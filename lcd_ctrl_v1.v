==> flow/design.v <==
`timescale 1 ns/10 ps
module LCD_CTRL(clk, reset, IROM_Q, cmd, cmd_valid, IROM_EN, IROM_A, IRB_RW, IRB_D, IRB_A, busy, done);
input            clk       ;
input            reset     ;
input      [7:0] IROM_Q    ;
input      [2:0] cmd       ;
input            cmd_valid ;
output reg       IROM_EN   ;
output     [5:0] IROM_A    ;
output reg       IRB_RW    ;
output     [7:0] IRB_D     ;
output     [5:0] IRB_A     ;
output reg       busy      ;
output reg       done      ;
integer          index     ;
reg        [2:0] current_state  ;
reg        [2:0] next_state     ;
reg        [6:0] cnt            ;  
reg              cnt_re         ;  
reg              cnt_en         ;  
reg              ctrl           ;
reg        [7:0] data [0:63]    ;
reg        [5:0] position_0     ;
wire       [5:0] position_1 ;  
wire       [5:0] position_2 ;  
wire       [5:0] position_3 ;  
wire       [9:0] sum        ;  
parameter  [2:0] Write      = 3'd0 ;
parameter  [2:0] ShiftUp    = 3'd1 ;
parameter  [2:0] ShiftDown  = 3'd2 ;
parameter  [2:0] ShiftLeft  = 3'd3 ;
parameter  [2:0] ShiftRight = 3'd4 ;
parameter  [2:0] Average    = 3'd5 ;
parameter  [2:0] MirrorX    = 3'd6 ;
parameter  [2:0] MirrorY    = 3'd7 ;
parameter  [2:0] INITIAL    = 3'd0 ;
parameter  [2:0] READ       = 3'd1 ;
parameter  [2:0] OPERATE    = 3'd2 ;
parameter  [2:0] WRITE      = 3'd3 ;
parameter  [2:0] FINISH     = 3'd4 ;
parameter        PosiProcess = 1'b0;
parameter        DataProcess = 1'b1;
assign           IROM_A     = cnt[5:0];
assign           IRB_A      = cnt[5:0];
assign           IRB_D      = (current_state == WRITE) ? data[cnt[5:0]] : 8'd0;
assign           position_1 = position_0 + 6'd1;
assign           position_2 = position_0 + 6'd8;
assign           position_3 = position_0 + 6'd9;
assign           sum        = data[position_0] + data[position_1] + data[position_2] + data[position_3];
always @(posedge clk or posedge reset) begin
	if (reset)
        current_state <= INITIAL;
	else
        current_state <= next_state;
end
always @(*) begin
	next_state  = current_state;
	case(current_state)
        INITIAL  : next_state = READ;
        READ     : next_state = cnt[6]              ? OPERATE : READ;
        OPERATE  : next_state = (cmd_valid & ~|cmd) ? WRITE   : OPERATE;
        WRITE    : next_state = cnt[6]              ? FINISH  : WRITE;
        FINISH   : next_state =                       FINISH  ;
	endcase
end
always @(*) begin
	busy      = 1'b1;
	done      = 1'b0;
	IROM_EN   = 1'b1;
	IRB_RW    = 1'b1;
	cnt_re    = 1'b0;
	cnt_en    = 1'b0;
	case(current_state)
		INITIAL : begin
			busy      = 1'b1;
			done      = 1'b0;
			IROM_EN   = 1'b1;
			IRB_RW    = 1'b1;
			cnt_re    = 1'b0;
			cnt_en    = 1'b0;
		end
		READ : begin
			busy      = 1'b1;
			done      = 1'b0;
			IROM_EN   = 1'b0;
			IRB_RW    = 1'b1;
			cnt_re    = cnt[6];
			cnt_en    = 1'b1;
		end
		OPERATE : begin
			busy      = 1'b0;
			done      = 1'b0;
			IROM_EN   = 1'b1;
			IRB_RW    = 1'b1;
			cnt_re    = 1'b0;
			cnt_en    = 1'b0;
		end
		WRITE : begin
			busy      = 1'b1;
			done      = 1'b0;
			IROM_EN   = 1'b1;
			IRB_RW    = 1'b0;
			cnt_re    = cnt[6];
			cnt_en    = 1'b1;
		end
		FINISH : begin
			busy      = 1'b0;
			done      = 1'b1;
			IROM_EN   = 1'b1;
			IRB_RW    = 1'b1;
			cnt_re    = 1'b0;
			cnt_en    = 1'b0;
		end
	endcase
end
always @(posedge clk or posedge reset) begin
	if (reset)
        cnt <= 7'd0;
	else begin
        if (cnt_re)
            cnt <= 7'd0;
        else if (cnt_en) 
            cnt <= cnt + 7'd1;
	end
end
always @(*) begin
	ctrl = 1'b0;
	if (current_state == OPERATE) begin
		case (cmd) 
		ShiftUp    : ctrl = PosiProcess;
		ShiftDown  : ctrl = PosiProcess;
		ShiftLeft  : ctrl = PosiProcess;
		ShiftRight : ctrl = PosiProcess;
		Average    : ctrl = DataProcess;
		MirrorX    : ctrl = DataProcess;
		MirrorY    : ctrl = DataProcess;
		endcase
	end
end
always @(posedge clk) begin
    if (reset) begin
        position_0 <= 6'h1b;  
    end
    else if (ctrl == PosiProcess) begin
        case (cmd)
            ShiftUp   :  position_0 <= (position_0      >= 6'h8 ) ? position_0 - 6'h8 : position_0;
            ShiftDown :  position_0 <= (position_0      <= 6'h2e) ? position_0 + 6'h8 : position_0;
            ShiftLeft :  position_0 <= (position_0[2:0] != 3'd0 ) ? position_0 - 6'h1 : position_0;  
            ShiftRight:  position_0 <= (position_1[2:0] != 3'd7 ) ? position_0 + 6'h1 : position_0;  
		endcase
    end
end
always @(posedge clk) begin
    if (reset) begin
        for (index = 0; index < 64; index = index + 1)
            data[index] <= 8'd0;
    end
    else begin
        if (current_state == READ) begin
            data[cnt - 1] <= IROM_Q;
        end
        else if (current_state == OPERATE && ctrl == DataProcess) begin
            case (cmd)
                MirrorX : begin
                    data[position_0] <= data[position_2];  
                    data[position_1] <= data[position_3];  
                    data[position_2] <= data[position_0];  
                    data[position_3] <= data[position_1];  
                end
                MirrorY: begin
                    data[position_0] <= data[position_1];  
                    data[position_1] <= data[position_0];  
                    data[position_2] <= data[position_3];  
                    data[position_3] <= data[position_2];  
                end
                Average : begin
                    data[position_0] <= sum[9:2];
                    data[position_1] <= sum[9:2];
                    data[position_2] <= sum[9:2];
                    data[position_3] <= sum[9:2];
                end
            endcase
        end
    end
end
endmodule
# == Step by step through the tools: LCD_CTRL ==
# The steps from the RTL of LCD_CTRL to its reports follow in flow order.
# Lines are those of the file above, counted from 1.
# Operators: Yosys type, input widths -> output width; for muxes data width and select width s.
# A cell with -- has no value.
# design
design,LCD_CTRL
clock,clk
library,sky130hd
lib_corner,tt_025C_1v80

# == After elaboration ==
# Counts by Yosys on the flattened word-level netlist (proc, flatten, opt, wreduce; memories kept). Print and check cells are left out.
# Memory sizes are those after Yosys's memory passes, which may raise the word count (mostly to a power of two), join words into wider ones and drop unused or constant bits.
# word_totals
register_bits,16
ramBits,512
n_memories,1
output_inout_bits,24
# memory_table
memory,words,word_bits,line_no,rtl
data,64,8,22,reg        [7:0] data [0:63]    ;
# op_classes
addsub,10
compare,2
n_eq,16
mux,88
logic,10
reduce_and_logical,13
# ops
operator,count
$mux 8,48
$mux 6,9
$mux 1,25
$pmux 6 s4,1
$eq 3x3->1 const B,5
$pmux 3 s5,1
$mux 7,2
$eq 3x2->1 const B,4
$sub 6x1->6 const B,2
$add 6x4->6 const B,2
$add 10x8->10,1
$add 9x8->10,1
$add 8x8->9,1
$or 1x1->1,8
$ne 2x2->1 const B,4
$reduce_or 8->1,1
$add 7x1->7 const B,1
$eq 3x1->1 const B,2
$reduce_or 3->1,2
$add 6x1->6 const B,1
$sub 6x4->6 const B,1
$ge 6x4->1 const B,1
$le 6x6->1 const B,1
$reduce_and 6->1,1
$reduce_bool 5->1,1
$reduce_or 2->1,2
$reduce_bool 4->1,1
$ne 3x3->1 const B,1
# Other operator kinds: 9; their cells: 9.

# == Logic depth ==
# Depth = most cells in a row (Yosys ltp): at word level without a register or memory, in the mapped netlist without a sequential cell, where the memories' decode and read muxes count.
# depth
word_depth,12
abc_area,0
depth_mapped,36

# == Mapped cells and area ==
# Source: synth_stat.txt of the flow (Yosys; design flattened, memories mapped). It holds for the ABC_AREA given above (unset counts as 0); a run with the other value may have another netlist.
# mapped
cell_count,5345
area_um2,51018.9
sequential_area_um2,15916.5
ff_cells,536
# by_type
cell,count,type_area_um2
sky130_fd_sc_hd__edfxtp_1,512,1.54E+04
sky130_fd_sc_hd__mux4_2,340,7.66E+03
sky130_fd_sc_hd__a221oi_1,394,3450.81
sky130_fd_sc_hd__nand2_1,657,2.47E+03
sky130_fd_sc_hd__mux2i_1,238,2.38E+03
sky130_fd_sc_hd__a21oi_1,426,2.13E+03
sky130_fd_sc_hd__nor2_1,497,1.87E+03
sky130_fd_sc_hd__a22oi_1,159,1.19E+03
sky130_fd_sc_hd__clkbuf_1,305,1.14E+03
sky130_fd_sc_hd__o22ai_1,161,1.01E+03
sky130_fd_sc_hd__buf_2,185,925.888
sky130_fd_sc_hd__o21ai_0,181,905.869
sky130_fd_sc_hd__a211oi_1,119,893.357
sky130_fd_sc_hd__a221o_1,83,830.797
sky130_fd_sc_hd__mux2_2,52,585.562
sky130_fd_sc_hd__o221ai_1,59,516.746
sky130_fd_sc_hd__a222oi_1,50,500.48
sky130_fd_sc_hd__a2111oi_0,56,490.47
# Other cell types: 79; their cells: 871.

# == Path before layout ==
# Source: OpenSTA report_checks on the synthesized netlist (no wires, ideal clock, input and output delay 20% of the period each), path of least setup slack; recovery checks are left aside. Register names are those of the netlist, which keeps one name where synthesis merged equal registers.
# synth_path
path_kind,register -> register
from,reg position_0[0]
to,mem data[54][7]
tclk_ps,9150
t_first_pin_ps,0
arrival_ps,7491
setup_slack_ps,1388
delay_ps,7763
stages,36
synth_period_reached_ps,7762
# "delay_ps" = arrival - input delay + setup time.
# "stages" counts driving pins, that of a launching flip-flop among them; a cell with two outputs on the path counts twice.
# "synth_period_reached_ps" is the clock period less the worst setup slack; recovery checks do not enter. This is arithmetic on one report: input and output delays are still those of the set period (20% each).
# The rows between start and end are the longest chain of elaborated cells between them; the timing report does not say that the signal goes this way. Where chains are equally long, one stands for them.
# A line is the first line of the expression or statement that the cell stems from. Yosys adds cells for indexed reads and writes and turns some case tables into memories.
# A memory read counts as a cell of the chain, while the word-level depth stops at memories.
# At most two assigning lines are given for a register; there are more.
# synth_via
cell_sequence,sky130_fd_sc_hd__dfxtp_1 -> sky130_fd_sc_hd__buf_4 -> sky130_fd_sc_hd__buf_4 -> sky130_fd_sc_hd__inv_2 -> sky130_fd_sc_hd__buf_2 -> sky130_fd_sc_hd__buf_2 -> sky130_fd_sc_hd__buf_2 -> sky130_fd_sc_hd__buf_2 -> sky130_fd_sc_hd__ha_1 -> sky130_fd_sc_hd__buf_2 -> sky130_fd_sc_hd__clkinv_1 -> sky130_fd_sc_hd__buf_2 -> sky130_fd_sc_hd__buf_1 -> sky130_fd_sc_hd__clkbuf_1 -> sky130_fd_sc_hd__o21ai_0 -> sky130_fd_sc_hd__o2111ai_1 -> sky130_fd_sc_hd__o221ai_1 -> sky130_fd_sc_hd__o211ai_1 -> sky130_fd_sc_hd__o31ai_1 -> sky130_fd_sc_hd__fa_1 -> sky130_fd_sc_hd__inv_1 -> sky130_fd_sc_hd__fa_1 -> sky130_fd_sc_hd__and3_1 -> sky130_fd_sc_hd__fa_1 -> sky130_fd_sc_hd__a21o_1 -> sky130_fd_sc_hd__a21oi_1 -> sky130_fd_sc_hd__o21ai_0 -> sky130_fd_sc_hd__a21oi_1 -> sky130_fd_sc_hd__nor2b_1 -> sky130_fd_sc_hd__o21ai_0 -> sky130_fd_sc_hd__a21oi_1 -> sky130_fd_sc_hd__a211oi_2 -> sky130_fd_sc_hd__buf_2 -> sky130_fd_sc_hd__o22ai_1 -> sky130_fd_sc_hd__a211oi_1 -> sky130_fd_sc_hd__a21oi_1
elab_chain_len,11
cone_cells,45
# synth_rtl
element,line_no,rtl
from (decl),23,reg        [5:0] position_0     ;
from (assign),146,ShiftUp   :  position_0 <= (position_0      >= 6'h8 ) ? position_0 - 6'h8 : position_0;
from (assign),147,ShiftDown :  position_0 <= (position_0      <= 6'h2e) ? position_0 + 6'h8 : position_0;
$add 6x1->6,46,assign           position_1 = position_0 + 6'd1;
$mem_v2 64x8,22,reg        [7:0] data [0:63]    ;
$add 8x8->9,49,assign           sum        = data[position_0] + data[position_1] + data[position_2] + data[position_3];
$add 9x8->10,49,
$add 10x8->10,49,
$mux 8,163,case (cmd)
$mux 8,162,else if (current_state == OPERATE && ctrl == DataProcess) begin
$mux 8,159,if (current_state == READ) begin
$mux 8,154,if (reset) begin
$mux 8 (2 in a row),--,
to (decl),22,

# == Path in the finished layout ==
# From the final timing report of run 2: the path of least setup slack in the routed layout; clock arrival at registers is part of the times.
# The report prints the path's times to 10 ps; the period is as set.
# layout_path
path_kind,register -> register
from,reg position_0[0]
to,mem data[18][6]
tclk_ps,8300
t_first_pin_ps,730
arrival_ps,8690
setup_slack_ps,130
stages,27
# The rows between start and end are the longest chain of elaborated cells between them; the timing report does not say that the signal goes this way. Where chains are equally long, one stands for them.
# A memory read counts as a cell of the chain, while the word-level depth stops at memories.
# At most two assigning lines are given for a register; there are more.
# layout_via
cell_sequence,sky130_fd_sc_hd__dfxtp_4 -> sky130_fd_sc_hd__inv_6 -> sky130_fd_sc_hd__buf_12 -> sky130_fd_sc_hd__mux4_2 -> sky130_fd_sc_hd__o21ai_0 -> sky130_fd_sc_hd__a31oi_1 -> sky130_fd_sc_hd__nor4_1 -> sky130_fd_sc_hd__o21ai_1 -> sky130_fd_sc_hd__buf_4 -> sky130_fd_sc_hd__inv_1 -> sky130_fd_sc_hd__fa_1 -> sky130_fd_sc_hd__fa_1 -> sky130_fd_sc_hd__inv_1 -> sky130_fd_sc_hd__ha_1 -> sky130_fd_sc_hd__a21o_1 -> sky130_fd_sc_hd__a21oi_1 -> sky130_fd_sc_hd__o21a_1 -> sky130_fd_sc_hd__buf_4 -> sky130_fd_sc_hd__nand2_1 -> sky130_fd_sc_hd__a21o_1 -> sky130_fd_sc_hd__a211oi_1 -> sky130_fd_sc_hd__nor3_2 -> sky130_fd_sc_hd__buf_12 -> sky130_fd_sc_hd__o21ai_4 -> sky130_fd_sc_hd__buf_12 -> sky130_fd_sc_hd__a221oi_1 -> sky130_fd_sc_hd__a221oi_1
elab_chain_len,11
cone_cells,45
# layout_rtl
element,line_no,rtl
from (decl),23,reg        [5:0] position_0     ;
from (assign),146,ShiftUp   :  position_0 <= (position_0      >= 6'h8 ) ? position_0 - 6'h8 : position_0;
from (assign),147,ShiftDown :  position_0 <= (position_0      <= 6'h2e) ? position_0 + 6'h8 : position_0;
$add 6x1->6,46,assign           position_1 = position_0 + 6'd1;
$mem_v2 64x8,22,reg        [7:0] data [0:63]    ;
$add 8x8->9,49,assign           sum        = data[position_0] + data[position_1] + data[position_2] + data[position_3];
$add 9x8->10,49,
$add 10x8->10,49,
$mux 8,163,case (cmd)
$mux 8,162,else if (current_state == OPERATE && ctrl == DataProcess) begin
$mux 8,159,if (current_state == READ) begin
$mux 8,154,if (reset) begin
$mux 8 (2 in a row),--,
to (decl),22,

# Measured data: module LCD_CTRL, platform sky130hd, 2 stored runs of the flow under differing settings, order arbitrary. Input and output delays are each 20% of the period that was set; the output load is 0.01 pF.
# By "timing.achieved_period_ps" is meant the clock period of the run minus its worst setup slack. This is arithmetic on one report: input and output delays are still those of the set period (20% each).
# "totalPower_mw": no workload was simulated; the value follows from the tool's default switching activity.
# Settings: -- = not set for that run.
# Among the results, -- means that no value is shown for the run.
stored run,period_ns,CORE_UTILIZATION,SETUP_SLACK_MARGIN,PLACE_DENSITY_LB_ADDON,CORE_MARGIN,CELL_PAD_IN_SITES_DETAIL_PLACEMENT,TNS_END_PERCENT,GPL_ROUTABILITY_DRIVEN,CTS_CLUSTER_SIZE,CTS_CLUSTER_DIAMETER,CAP_MARGIN,SLEW_MARGIN,MIN_ROUTING_LAYER,HOLD_SLACK_MARGIN,yosys_chip_area_um2,die_footprint_um2,final_cell_area_um2,finish.utilization_frac,fin_ws_ps,ws_hold_ps,totalPower_mw,timing.achieved_period_ps
run 1,15.5,46,0.96,0.14,10,2,45,0,21,121,30,20,met2,--,--,--,--,--,--,--,--,--
run 2,8.3,18,--,0.08,2,0,--,--,41,284,20,40,--,0.21,51018.9,287714.0,61539.0,0.218,131,516,12.630,8169
# Run 1: unfinished; error GRT-0116 in routing
